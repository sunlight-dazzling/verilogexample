==> flow/design.v <==
module vga_driver( 
    input				clk          ,
    input				rst_n	     ,
    input		[23:0]	rgb_din		 ,
    output  wire     rd_req          ,
    output	reg	[23:0]	vga_rgb_dout	,
    output	reg	    	h_sync          ,
    output	reg	    	v_sync          
);								   
    reg		[10:0]	vga_h_cnt           ;   
    wire            add_vga_h_cnt       ;
    wire            end_vga_h_cnt       ;
    reg		[9:0]	vga_v_cnt           ;   
    wire            add_vga_v_cnt       ;
    wire            end_vga_v_cnt       ;   
    reg	            h_sync_r0           ;
    reg	            v_sync_r0           ;
    reg	            h_sync_r1           ;
    reg	            v_sync_r1           ;
    wire            h_vld               ;  
    wire            v_vld               ;  
    always @(posedge clk or negedge rst_n)begin 
        if(!rst_n)begin
            vga_h_cnt <= 0;
        end 
        else if(add_vga_h_cnt)begin 
            if(end_vga_h_cnt)begin 
                vga_h_cnt <= 0;
            end
            else begin 
                vga_h_cnt <= vga_h_cnt + 1;
            end 
        end
    end 
    assign add_vga_h_cnt = 1'b1;
    assign end_vga_h_cnt = add_vga_h_cnt && vga_h_cnt == 1344-1;
    always @(posedge clk or negedge rst_n)begin 
        if(!rst_n)begin
            vga_v_cnt <= 0;
        end 
        else if(add_vga_v_cnt)begin 
            if(end_vga_v_cnt)begin 
                vga_v_cnt <= 0;
            end
            else begin 
                vga_v_cnt <= vga_v_cnt + 1;
            end 
        end
    end 
    assign add_vga_v_cnt = end_vga_h_cnt;
    assign end_vga_v_cnt = add_vga_v_cnt && vga_v_cnt == 806 -1 ;
    assign h_vld = (vga_h_cnt >= (136 + 160)) && (vga_h_cnt < (1344 - 24));
    assign v_vld = (vga_v_cnt >= (6 + 29)) && (vga_v_cnt < (806 - 3));
    assign rd_req = (h_vld & v_vld)?1'b1:1'b0;
    always @(posedge clk or negedge rst_n)begin 
            if(!rst_n)begin
                vga_rgb_dout <= 0;
            end 
            else begin 
                vga_rgb_dout <= rgb_din;
            end 
    end
    always @(posedge clk or negedge rst_n)begin 
            if(!rst_n)begin
                h_sync_r0 <= 1'b0;
            end 
            else if(vga_h_cnt == 136-1)begin 
                h_sync_r0 <= 1'b1;
            end 
            else if(end_vga_h_cnt)begin 
                h_sync_r0 <= 1'b0;
            end 
    end
    always @(posedge clk or negedge rst_n)begin 
        if(!rst_n)begin
            h_sync_r1 <= 1'b0;
            h_sync    <= 1'b0;
        end 
        else begin 
            h_sync_r1 <= h_sync_r0;
            h_sync    <= h_sync_r1;
        end 
    end
    always @(posedge clk or negedge rst_n)begin 
            if(!rst_n)begin
                v_sync_r0 <= 1'b0;
            end 
            else if(vga_v_cnt == 6-1 && end_vga_h_cnt)begin 
                v_sync_r0 <= 1'b1;
            end 
            else if(end_vga_v_cnt)begin 
                v_sync_r0 <= 1'b0;
            end 
    end
    always @(posedge clk or negedge rst_n)begin 
        if(!rst_n)begin
            v_sync_r1 <= 1'b0;
            v_sync    <= 1'b0;
        end 
        else begin 
            v_sync_r1 <= v_sync_r0;
            v_sync    <= v_sync_r1;
        end 
    end
endmodule
Tool chain data of vga_driver
What the tools print for vga_driver, step after step.
Line numbers count from 1 in the design file above.
{ "setup": {"design": "vga_driver", "clock": "clk", "library": "sky130hd", "lib_corner": "tt_025C_1v80"} }

Elaborated design
Counts by Yosys on the flattened word-level netlist (proc, flatten, opt, wreduce; memories kept). Register bits leave out memories and registers merged into their read ports (data or address). Print and check cells are left out. Cells with the same type and inputs are merged into one.
{ "word_totals": {"ff_bits": 51, "out_inout_bits": 27, "wordCells": 33} }
{ "classes": {"equal": 4, "n_addsub": 2, "reduce_logical": 6, "logic": 1, "mux": 7, "cmp": 4} }
{ "ops": {"columns": ["cell", "count"], "rows": [
  ["adder 11 x 1 -> 11 bit (second input constant)", 1],
  ["less-than comparator 11 bit (second input constant)", 1],
  ["equality test 11 bit (second input constant)", 1],
  ["equality test 11 x 8 -> 1 bit (second input constant)", 1],
  ["greater-or-equal comparator 11 x 9 -> 1 bit (second input constant)", 1],
  ["2-to-1 mux 11 bit", 1],
  ["adder 10 x 1 -> 10 bit (second input constant)", 1],
  ["less-than comparator 10 bit (second input constant)", 1],
  ["equality test 10 bit (second input constant)", 1],
  ["equality test 10 x 3 -> 1 bit (second input constant)", 1],
  ["greater-or-equal comparator 10 x 6 -> 1 bit (second input constant)", 1],
  ["2-to-1 mux 10 bit", 1],
  ["2-to-1 mux 1 bit", 5],
  ["logical AND 1 bit", 4],
  ["nonzero test 2 bit", 2],
  ["bitwise AND 1 bit", 1]
]} }

Logic depth
Depth = most cells in a row (Yosys ltp): at word level without a register or memory, in the mapped netlist without a sequential cell, where the memories' decode and read muxes count.
{ "logic_depth": {"depth_word": 4, "ABC_AREA": 0, "ltp_mapped": 6, "depth_no_buf": 6} }

Netlist
Yosys stat after the flow's synthesis: flattened, memories mapped to cells. It holds for the ABC_AREA given above (unset counts as 0); a run with the other value may have another netlist.
{ "by_type": {"columns": ["cell_type", "count"], "rows": [
  ["sky130_fd_sc_hd__dfrtp_1", 51],
  ["sky130_fd_sc_hd__nand4_1", 9],
  ["sky130_fd_sc_hd__nand2_1", 14],
  ["sky130_fd_sc_hd__ha_1", 4],
  ["sky130_fd_sc_hd__nand3_1", 10],
  ["sky130_fd_sc_hd__xor2_1", 5],
  ["sky130_fd_sc_hd__nor2_1", 11],
  ["sky130_fd_sc_hd__xnor2_1", 4],
  ["sky130_fd_sc_hd__o21ai_0", 6],
  ["sky130_fd_sc_hd__and4bb_2", 2],
  ["sky130_fd_sc_hd__nand4b_4", 1],
  ["sky130_fd_sc_hd__and4b_1", 2],
  ["sky130_fd_sc_hd__mux2i_1", 2],
  ["sky130_fd_sc_hd__and3_1", 3],
  ["sky130_fd_sc_hd__inv_1", 5],
  ["sky130_fd_sc_hd__and4_1", 2],
  ["sky130_fd_sc_hd__a21oi_1", 3],
  ["sky130_fd_sc_hd__buf_4", 2]
]} }
Other cell types: 23; their cells: 33.
{ "synth_totals": {"cells": 169, "ff_cells": 51, "n_buf": 7, "sequential_area_um2": 1276.2, "yosys_area_um2": 2052.0} }

Timing after synthesis
Source: OpenSTA report_checks on the synthesized netlist (no wires, ideal clock, input and output delay 20% of the period each), path of least setup slack; recovery checks are left aside. Register names are those of the netlist, which keeps one name where synthesis merged equal registers.
{ "synth_timing": {"path_type": "register to output", "from": "register vga_v_cnt[0]", "to": "output rd_req", "delay_ns": 1.919, "tclk_ns": 2.31, "t_arrival_ns": 1.919, "path_slack_ns": -0.071, "driving_pins": 6, "synth_period_reached_ns": 2.381} }
"delay_ns" = arrival - input delay + setup time.
At an output port there is no setup time.
"driving_pins": output pins that drive a net of the path, with the launching flip-flop's if there is one; two outputs of one cell count as two.
"synth_period_reached_ns" = period - worst setup slack (recovery checks aside). The figure is calculated, with input and output delays left at 20% of the set period.
Between the ends stands the longest chain of elaborated cells between them, by number of cells; it is not shown to be the way that was timed. Of several equally long chains one is given.
A line is the first line of the expression or statement that the cell stems from. Yosys adds cells for indexed reads and writes and turns some case tables into memories.
A register here has more assigning lines than the two given.
{ "synth_via": {"cell_sequence": "sky130_fd_sc_hd__dfrtp_1 -> sky130_fd_sc_hd__ha_1 -> sky130_fd_sc_hd__or4_1 -> sky130_fd_sc_hd__a211oi_2 -> sky130_fd_sc_hd__mux2_1 -> sky130_fd_sc_hd__nor3_1", "elab_chain_cells": 4, "cone_cells": 5, "classes_between": "compare: 2; mux: 1; logic: 1; reduce/logical: 1"} }
{ "synth_lines": {"columns": ["element", "line", "source"], "rows": [
  ["start: declaration", 13, "reg [9:0] vga_v_cnt ;"],
  ["start: assignment", 39, "vga_v_cnt <= 0;"],
  ["start: assignment", 46, "vga_v_cnt <= vga_v_cnt + 1;"],
  ["greater-or-equal comparator 10 x 6 -> 1 bit", 53, "assign v_vld = (vga_v_cnt >= (6 + 29)) && (vga_v_cnt < (806 - 3));"],
  ["logical AND 1 bit", 53, null],
  ["bitwise AND 1 bit", 54, "assign rd_req = (h_vld & v_vld)?1'b1:1'b0;"],
  ["2-to-1 mux 1 bit", 54, null],
  ["end: declaration", 5, "output  wire     rd_req          ,"]
]} }

Worst path after layout
Path of least setup slack in the final report of job 1 (OpenROAD, finished layout, wires in). Where an end is a register, its clock arrival counts in the times.
{ "layout_timing": {"path_type": "register to output", "from": "register vga_v_cnt[0]", "to": "output rd_req", "driving_pins": 7, "path_slack_ns": 0.16, "tclk_ns": 3.83, "t_arrival_ns": 2.91} }
Between the ends stands the longest chain of elaborated cells between them, by number of cells; it is not shown to be the way that was timed. Of several equally long chains one is given.
A register here has more assigning lines than the two given.
{ "layout_via": {"cell_sequence": "sky130_fd_sc_hd__dfrtp_1 -> sky130_fd_sc_hd__ha_1 -> sky130_fd_sc_hd__or4_1 -> sky130_fd_sc_hd__a211oi_2 -> sky130_fd_sc_hd__mux2_1 -> sky130_fd_sc_hd__nor3_1 -> sky130_fd_sc_hd__clkdlybuf4s50_1", "elab_chain_cells": 4, "cone_cells": 5, "classes_between": "compare: 2; mux: 1; logic: 1; reduce/logical: 1"} }
{ "layout_lines": {"columns": ["element", "line", "source"], "rows": [
  ["start: declaration", 13, "reg [9:0] vga_v_cnt ;"],
  ["start: assignment", 39, "vga_v_cnt <= 0;"],
  ["start: assignment", 46, "vga_v_cnt <= vga_v_cnt + 1;"],
  ["greater-or-equal comparator 10 x 6 -> 1 bit", 53, "assign v_vld = (vga_v_cnt >= (6 + 29)) && (vga_v_cnt < (806 - 3));"],
  ["logical AND 1 bit", 53, null],
  ["bitwise AND 1 bit", 54, "assign rd_req = (h_vld & v_vld)?1'b1:1'b0;"],
  ["2-to-1 mux 1 bit", 54, null],
  ["end: declaration", 5, "output  wire     rd_req          ,"]
]} }

--- measured runs ---
vga_driver through Yosys and OpenROAD on sky130hd: 2 stored runs, unordered, with their settings and measured results. The constraints put input and output delay at 20% of the set period each and load the outputs with 0.01 pF.
By "worst setup path time (ns)" is meant the share of the clock period that the worst setup path is allowed (20% is reserved at inputs, 20% at outputs), minus its slack. Clock arrival times at its registers enter into it.
"finish__power__total": no workload was simulated; the value follows from the tool's default switching activity.

settings of job 1
{
  "period_ns": 3.83,
  "CORE_UTILIZATION": 22,
  "SETUP_SLACK_MARGIN": 0.01,
  "CELL_PAD_IN_SITES_GLOBAL_PLACEMENT": 1,
  "GPL_TIMING_DRIVEN": 0,
  "CTS_CLUSTER_DIAMETER": 268,
  "CAP_MARGIN": 30,
  "CORE_MARGIN": 2,
  "SLEW_MARGIN": 20
}
report of job 1
yosys chip area after synthesis (um^2): 2052.0
finish__design__die__area: 10115.3
finish__design__instance__area__stdcell: 2815.2
finish__timing__setup__ws: 0.157
finish__timing__setup__tns: 0.000
finish__power__total: 9.840e-04
worst setup path time (ns): 2.91
worst setup path kind: register to output

settings of job 2
{
  "period_ns": 3.99,
  "CORE_UTILIZATION": 72,
  "SETUP_SLACK_MARGIN": 0.12,
  "PLACE_DENSITY_LB_ADDON": 0.03,
  "CORE_ASPECT_RATIO": 0.78,
  "CELL_PAD_IN_SITES_DETAIL_PLACEMENT": 1,
  "TNS_END_PERCENT": 100,
  "GPL_TIMING_DRIVEN": 0,
  "CAP_MARGIN": 15,
  "MIN_ROUTING_LAYER": "met1",
  "CORE_MARGIN": 2,
  "SLEW_MARGIN": 20
}
report of job 2: did not finish, place, FLW-0024
--- end ---
